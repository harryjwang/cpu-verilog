==> flow/design.v <==
module adder(in1, in2, clk, result);
	parameter INSTR_DEPTH = 2**12;
parameter INSTR_ADDRW = $clog2(INSTR_DEPTH);
parameter INSTR_SIZE = 32;
parameter WORD_SIZE = 16;
parameter REG_ADDRW = 3;
parameter DMEM_DEPTH = 2048;
parameter DMEM_ADDRW = $clog2(DMEM_DEPTH);
	input wire [WORD_SIZE-1:0] in1;
	input wire [WORD_SIZE-1:0] in2;
	input wire clk;
	output reg [WORD_SIZE-1:0] result;
	always @(posedge clk) begin 
		result <= in1 + in2;
	end
endmodule
[Step by step through the tools: adder]
What the tools print for adder, step after step.
Line numbers count from 1 in the design file above.
Not given: --
Inputs
  design top: adder
  clock port: clk
  standard-cell library: sky130hd
  timing corner: tt_025C_1v80

[Elaborated design]
Counts by Yosys on the flattened word-level netlist (proc, flatten, opt, wreduce; memories kept). Register bits leave out memories and registers merged into their read ports (data or address); mux counts leave out enables and synchronous resets folded into registers. Print and check cells are left out. Cells with the same type and inputs are merged into one.
Storage and ports
  word-level cells: 2
  output and inout bits: 16
  register bits: 16
  bits of input ports: 33
Cells by class
  add/sub/neg operators: 1
Operator list (number)
  16-bit adder: 1

[Logic depth]
Longest topological path by Yosys (ltp), each cell counted once; first at word level (registers and memories cut), then after technology mapping (sequential cells cut; the memories' decode and read muxes count).
Logic depth
  depth after elaboration: 1
  ABC_AREA: 0
  gate-level depth with buffers: 7
  mapped depth without buffers: 7

[Netlist]
The flow's flattened synthesis, as Yosys stat reports it; memories are mapped. The netlist is that of the ABC_AREA named above (0 if unset); the other value can give another one.
The area totals of this step are shown rounded.
Cells by type
  sky130_fd_sc_hd__dfxtp_1: number 16, area in all 320.307 µm²
  sky130_fd_sc_hd__ha_1: number 15, area in all 187.68 µm²
  sky130_fd_sc_hd__xor2_1: number 7, area in all 61.309 µm²
  sky130_fd_sc_hd__xnor2_1: number 5, area in all 43.792 µm²
  sky130_fd_sc_hd__a21oi_4: number 2, area in all 32.531 µm²
  sky130_fd_sc_hd__a21oi_1: number 6, area in all 30.029 µm²
  sky130_fd_sc_hd__nor3_1: number 6, area in all 30.029 µm²
  sky130_fd_sc_hd__o221ai_4: number 1, area in all 26.275 µm²
  sky130_fd_sc_hd__o311ai_1: number 3, area in all 26.275 µm²
  sky130_fd_sc_hd__a211oi_2: number 2, area in all 25.024 µm²
  sky130_fd_sc_hd__inv_1: number 6, area in all 22.522 µm²
  sky130_fd_sc_hd__a31oi_4: number 1, area in all 21.27 µm²
  sky130_fd_sc_hd__fa_1: number 1, area in all 20.019 µm²
  sky130_fd_sc_hd__o21ai_0: number 4, area in all 20.019 µm²
  sky130_fd_sc_hd__or4b_1: number 2, area in all 20.019 µm²
  sky130_fd_sc_hd__nand2_1: number 5, area in all 18.768 µm²
  sky130_fd_sc_hd__a221oi_1: number 2, area in all 17.517 µm²
  sky130_fd_sc_hd__a21o_1: number 2, area in all 15.014 µm²
Not listed: further types 22, cells in them 37.
Mapped netlist
  cell count: 123
  buffer cells: 4
  cell area after synthesis: 1174 µm²
  flip-flops: 16

[Path before layout]
OpenSTA on the mapped netlist: ideal clock, no wires. The path of least setup slack (recovery checks aside). Input and output delay are each 20% of the period. Register names are those of the netlist, which keeps one name where synthesis merged equal registers.
Path post-synthesis
  path type: input to register
  start: input in1[0]
  end: register result[14]
  input delay: 0.508 ns
  path buffers: 0
  delay of the path: 1.820 ns
  slack: 0.211 ns
  stages on the path: 7
  period: 2.54 ns
  data required time: 2.445 ns
  arrival time: 2.233 ns
  synthesis period reached: 2.329 ns
"delay of the path" = arrival - input delay + setup time.
"stages on the path": output pins that drive a net of the path, with the launching flip-flop's if there is one; two outputs of one cell count as two.
"synthesis period reached" is the clock period less the worst setup slack; recovery checks do not enter. This is arithmetic on one report: input and output delays are still those of the set period (20% each).
Between the ends stands the longest chain of elaborated cells between them, by number of cells; it is not shown to be the way that was timed. Of several equally long chains one is given.
Each line given opens the expression or statement behind the cell; cells for indexed reads and writes are added by Yosys, which also makes memories of some case tables.
On the way, post-synthesis
  path through: sky130_fd_sc_hd__ha_1 -> sky130_fd_sc_hd__fa_1 -> sky130_fd_sc_hd__a21oi_4 -> sky130_fd_sc_hd__o221ai_4 -> sky130_fd_sc_hd__a31oi_4 -> sky130_fd_sc_hd__or4b_1 -> sky130_fd_sc_hd__o311ai_1
  length of the longest elaborated chain: 1
Ends and longest elaborated chain, post-synthesis
  from (decl): RTL line 9  | input wire [WORD_SIZE-1:0] in1;
  16-bit adder: RTL line 14  | result <= in1 + in2;
  to (assign): RTL line 14
  to (decl): RTL line 12  | output reg [WORD_SIZE-1:0] result;

[Path in the finished layout]
Path of least setup slack in the final report of record 1 (OpenROAD, finished layout, wires in). Where an end is a register, its clock arrival counts in the times.
Path post-layout
  path type: input to register
  start: input in1[0]
  end: register result[14]
  slack: 0.27 ns
  arrival time: 2.88 ns
  path buffers: 1
  input delay: 0.60 ns
  stages on the path: 8
  period: 2.99 ns
  data required time: 3.15 ns
Between the ends stands the longest chain of elaborated cells between them, by number of cells; it is not shown to be the way that was timed. Of several equally long chains one is given.
On the way, post-layout
  path through: sky130_fd_sc_hd__clkdlybuf4s50_1 -> sky130_fd_sc_hd__ha_1 -> sky130_fd_sc_hd__fa_1 -> sky130_fd_sc_hd__a21oi_4 -> sky130_fd_sc_hd__o221ai_4 -> sky130_fd_sc_hd__a31oi_4 -> sky130_fd_sc_hd__or4b_1 -> sky130_fd_sc_hd__o311ai_1
  length of the longest elaborated chain: 1
Ends and longest elaborated chain, post-layout
  from (decl): RTL line 9  | input wire [WORD_SIZE-1:0] in1;
  16-bit adder: RTL line 14  | result <= in1 + in2;
  to (assign): RTL line 14
  to (decl): RTL line 12  | output reg [WORD_SIZE-1:0] result;

Hand-over note for adder

Stored flow runs of adder (2 of them; Yosys, OpenROAD, sky130hd). They differ in their settings and are not a sequence. Constraints: input delay and output delay 20% of the set period each, output load 0.01 pF.
"achieved clock period" = clock period - worst setup slack. The figure is calculated, with input and output delays left at 20% of the set period.
"worst setup path time" means the part of the period allowed to the worst setup path (the constraints hold back 20% at inputs and 20% at outputs) less its slack; where the path has registers, the arrival times of their clocks count too.
Results are given in rounded form.

Record 1
==> flow/run.sh <==
#!/bin/bash
# the make line also repeats the synthesis and layout settings of config.mk as NAME=value (left out here)
make -C /OpenROAD-flow-scripts/flow DESIGN_CONFIG=/design/flow/config.mk WORK_HOME=/design/flow/orfs CLKGATE_MAP_FILE= finish
==> flow/config.mk <==
export PLATFORM = sky130hd
export DESIGN_NAME = adder
export DESIGN_NICKNAME = adder
export VERILOG_FILES = /design/flow/design.v
export SDC_FILE = /design/flow/constraint.sdc
export NUM_CORES = 4
export LEC_CHECK = 0
export CAP_MARGIN = 20
export CELL_PAD_IN_SITES_GLOBAL_PLACEMENT = 0
export CORE_ASPECT_RATIO = 0.69
export CORE_MARGIN = 2
export CORE_UTILIZATION = 27
export CTS_CLUSTER_DIAMETER = 61
export PLACE_DENSITY_LB_ADDON = 0.02
export SETUP_SLACK_MARGIN = -0.25
export SLEW_MARGIN = 20
export TNS_END_PERCENT = 10
==> flow/constraint.sdc <==
create_clock -name core_clock -period 2.99 [get_ports {clk}]
set_input_delay 0.5980 -clock core_clock [delete_from_list [all_inputs] [get_ports {clk}]]
set_output_delay 0.5980 -clock core_clock [all_outputs]
set_load 0.01 [all_outputs]

==> results of record 1 <==
chip area after synthesis (Yosys): 1174 µm²
die area: 4899 µm²
standard-cell area of the final layout: 1749 µm²
worst setup slack after layout: 0.270 ns
worst hold slack: 0.954 ns
achieved clock period: 2.720 ns
worst setup path time: 2.12 ns
worst setup path kind: input to register

Record 2
==> flow/run.sh <==
#!/bin/bash
# the make line also repeats the synthesis and layout settings of config.mk as NAME=value (left out here)
make -C /OpenROAD-flow-scripts/flow DESIGN_CONFIG=/design/flow/config.mk WORK_HOME=/design/flow/orfs CLKGATE_MAP_FILE= finish
==> flow/config.mk <==
export PLATFORM = sky130hd
export DESIGN_NAME = adder
export DESIGN_NICKNAME = adder
export VERILOG_FILES = /design/flow/design.v
export SDC_FILE = /design/flow/constraint.sdc
export NUM_CORES = 4
export LEC_CHECK = 0
export CAP_MARGIN = 0
export CORE_ASPECT_RATIO = 1.39
export CORE_MARGIN = 9
export CORE_UTILIZATION = 46
export CTS_CLUSTER_DIAMETER = 271
export HOLD_SLACK_MARGIN = -0.0
export MAX_ROUTING_LAYER = met5
export MIN_ROUTING_LAYER = met1
export PLACE_DENSITY = 0.75
export SLEW_MARGIN = 25
export TNS_END_PERCENT = 80
==> flow/constraint.sdc <==
create_clock -name core_clock -period 2.69 [get_ports {clk}]
set_input_delay 0.5380 -clock core_clock [delete_from_list [all_inputs] [get_ports {clk}]]
set_output_delay 0.5380 -clock core_clock [all_outputs]
set_load 0.01 [all_outputs]

==> results of record 2 <==
chip area after synthesis (Yosys): 1174 µm²
die area: 4718 µm²
standard-cell area of the final layout: 1747 µm²
worst setup slack after layout: 0.186 ns
worst hold slack: 0.859 ns
achieved clock period: 2.504 ns
worst setup path time: 1.97 ns
worst setup path kind: input to register

End of note.
