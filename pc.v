==> flow/design.v <==
module pc(clk, rst, sel, pc_branch, pc_out);
	parameter INSTR_DEPTH = 2**12;
parameter INSTR_ADDRW = $clog2(INSTR_DEPTH);
parameter INSTR_SIZE = 32;
parameter WORD_SIZE = 16;
parameter REG_ADDRW = 3;
parameter DMEM_DEPTH = 2048;
parameter DMEM_ADDRW = $clog2(DMEM_DEPTH);
	input wire clk;
	input wire rst;
	input wire sel;
	input wire [INSTR_ADDRW-1:0] pc_branch;
	output reg [INSTR_ADDRW-1:0] pc_out;
	always @(posedge clk or posedge rst) begin 
		if (rst) pc_out <= 'b0;
		else pc_out <= (sel ? pc_branch : pc_out + 'b1);
	end
endmodule
# Tool chain data of pc
# What the tools print for pc, step after step.
# Lines are those of the file above, counted from 1.
# Operators carry their Yosys type and port widths (W data, S select, Z words).
# Library cell names are shortened.
# Not given: --
[design] top="pc" clk_port="clk" lib="sky130hd" pvt_corner="tt_025C_1v80"

# Word level
# Counts by Yosys on the flattened word-level netlist (proc, flatten, opt, wreduce; memories kept). Register bits leave out memories and registers merged into their read ports (data or address); mux counts leave out enables and synchronous resets folded into registers. Print and check cells are left out. Cells with the same type and inputs are merged into one.
[bits] inputBits=15 word_cells=3 register_bits=12 out_inout_bits=12
[classes] addsub=1 n_mux=1
[ops] cell="$add A12 B1 Y12 const B" count=1
[ops] cell="$mux W12" count=1

# Logic depth
# Yosys ltp: most cells in a row. Word level: on the elaborated netlist, between registers, memories and ports. Mapped: between sequential cells and ports; inverters and the memories' decode and read muxes count.
[logic_depth] word_depth=2 ABC_AREA=0 ltp_mapped=4 depth_no_buf=4

# Netlist
# Source: synth_stat.txt of the flow (Yosys; design flattened, memories mapped). It holds for the ABC_AREA given above (unset counts as 0); a run with the other value may have another netlist.
# The area totals of this step are shown rounded.
[synth_totals] flip_flops=12 seq_area_um2=300 cells=67 buf_cells=2 area_um2=640
[types] cell="dfrtp_1" count=12 area_total_um2=300.288
[types] cell="nand2_1" count=9 area_total_um2=33.782
[types] cell="or4_1" count=4 area_total_um2=30.029
[types] cell="nand3_1" count=5 area_total_um2=25.024
[types] cell="o211ai_1" count=3 area_total_um2=22.522
[types] cell="o31ai_1" count=3 area_total_um2=22.522
[types] cell="nand3_2" count=2 area_total_um2=20.019
[types] cell="o21ai_0" count=4 area_total_um2=20.019
[types] cell="a31oi_1" count=3 area_total_um2=18.768
[types] cell="or4_2" count=2 area_total_um2=17.517
[types] cell="xnor2_1" count=2 area_total_um2=17.517
[types] cell="nor2_1" count=4 area_total_um2=15.014
[types] cell="ha_1" count=1 area_total_um2=12.512
[types] cell="nand4_2" count=1 area_total_um2=12.512
[types] cell="inv_1" count=3 area_total_um2=11.261
[types] cell="mux2_2" count=1 area_total_um2=11.261
[types] cell="a221o_1" count=1 area_total_um2=10.01
[types] cell="o311a_1" count=1 area_total_um2=10.01
# Other cell types: 6; their cells: 6.

# Path before layout
# OpenSTA on the mapped netlist: ideal clock, no wires. The path of least setup slack (recovery checks aside). Input and output delay are each 20% of the period. Register names are those of the netlist, which keeps one name where synthesis merged equal registers.
[synth_path] kind="reg-to-reg" startpoint="register pc_out[0]" endpoint="register pc_out[10]" tclk_ps=1680 t_first_pin_ps=0 setup_time_ps=82 path_stages=5 arrival_ps=1414 path_buffers=0 setup_slack_ps=184 delay_ps=1496 synth_period_reached_ps=1496
# "delay_ps" = arrival - input delay + setup time.
# "path_stages": output pins that drive a net of the path, with the launching flip-flop's if there is one; two outputs of one cell count as two.
# "synth_period_reached_ps" = period - worst setup slack (recovery checks aside). The figure is calculated, with input and output delays left at 20% of the set period.
# Between the ends stands the longest chain of elaborated cells between them, by number of cells; it is not shown to be the way that was timed. Of several equally long chains one is given.
# A line is the first line of the expression or statement that the cell stems from. Yosys adds cells for indexed reads and writes and turns some case tables into memories.
[synth_between] cell_sequence="dfrtp_1 -> ha_1 -> nand3_2 -> or4_1 -> a31oi_1" elab_chain_cells=2 cells_between=2 lines_between=1 classes_between="add/sub (1); mux (1)"
[synth_lines] item="start: declaration" line_no=13 source="output reg [INSTR_ADDRW-1:0] pc_out;"
[synth_lines] item="start: assignment" line_no=15 source="if (rst) pc_out <= 'b0;"
[synth_lines] item="start: assignment" line_no=16 source="else pc_out <= (sel ? pc_branch : pc_out + 'b1);"
[synth_lines] item="$add A12 B1 Y12" line_no=16
[synth_lines] item="$mux W12" line_no=16
[synth_lines] item="end: assignment" line_no=15
[synth_lines] item="end: assignment" line_no=16
[synth_lines] item="end: declaration" line_no=13

# Path in the finished layout
# From the final timing report of stored run 2: the path of least setup slack in the routed layout; clock arrival at registers is part of the times.
# The report prints the path's times to 10 ps; the period is as set.
[layout_path] kind="reg-to-reg" startpoint="register pc_out[0]" endpoint="register pc_out[8]" path_stages=5 path_buffers=0 setup_slack_ps=-160 t_first_pin_ps=270 setup_time_ps=110 tclk_ps=1210 arrival_ps=1530
# Between the ends stands the longest chain of elaborated cells between them, by number of cells; it is not shown to be the way that was timed. Of several equally long chains one is given.
[layout_between] cell_sequence="dfrtp_2 -> ha_4 -> nand3_4 -> o311a_1 -> a221o_1" elab_chain_cells=2 cells_between=2 lines_between=1 classes_between="add/sub (1); mux (1)"
[layout_lines] item="start: declaration" line_no=13 source="output reg [INSTR_ADDRW-1:0] pc_out;"
[layout_lines] item="start: assignment" line_no=15 source="if (rst) pc_out <= 'b0;"
[layout_lines] item="start: assignment" line_no=16 source="else pc_out <= (sel ? pc_branch : pc_out + 'b1);"
[layout_lines] item="$add A12 B1 Y12" line_no=16
[layout_lines] item="$mux W12" line_no=16
[layout_lines] item="end: assignment" line_no=15
[layout_lines] item="end: assignment" line_no=16
[layout_lines] item="end: declaration" line_no=13

FLOW RESULTS
============

Below are 2 stored runs of the flow (Yosys, OpenROAD; platform sky130hd) on pc, each with its settings and what was measured, unordered. Constraints: input delay and output delay 20% of the set period each, output load 0.01 pF.
"achieved clock period" = clock period - worst setup slack. The figure is calculated, with input and output delays left at 20% of the set period.
"worst setup path time" is the time allowed to the run's worst setup path (the clock period less input and output delay, where it has them) less its slack. Clock arrival times count: a late capture clock shortens it, a late launch clock lengthens it.
"power": no workload was simulated; the value follows from the tool's default switching activity.
"worst setup path time" is known to 10 ps.
Values from the reports are rounded here.
[stored run 1] settings: period_ns=1.83, CORE_UTILIZATION=72, CAP_MARGIN=20, CORE_MARGIN=2, SLEW_MARGIN=20
[stored run 1] result: did not finish, floorplanning stopped with PDN-0185
[stored run 2] settings: period_ns=1.21, CORE_UTILIZATION=26, SETUP_SLACK_MARGIN=-0.11, PLACE_DENSITY=0.93, CELL_PAD_IN_SITES_GLOBAL_PLACEMENT=1, GPL_ROUTABILITY_DRIVEN=1, CTS_CLUSTER_SIZE=32, CTS_CLUSTER_DIAMETER=258, SLEW_MARGIN=25, MIN_ROUTING_LAYER=met1, CAP_MARGIN=20, CORE_MARGIN=2
[stored run 2] result: chip area after synthesis (Yosys) 640 µm², die area 2900 µm², standard-cell area of the final layout 1300 µm², utilization 0.52, worst setup slack after layout -160 ps, total negative slack -970 ps, power 0.0013 W, achieved clock period 1366 ps, worst setup path time 1370 ps, worst setup path kind reg-to-reg
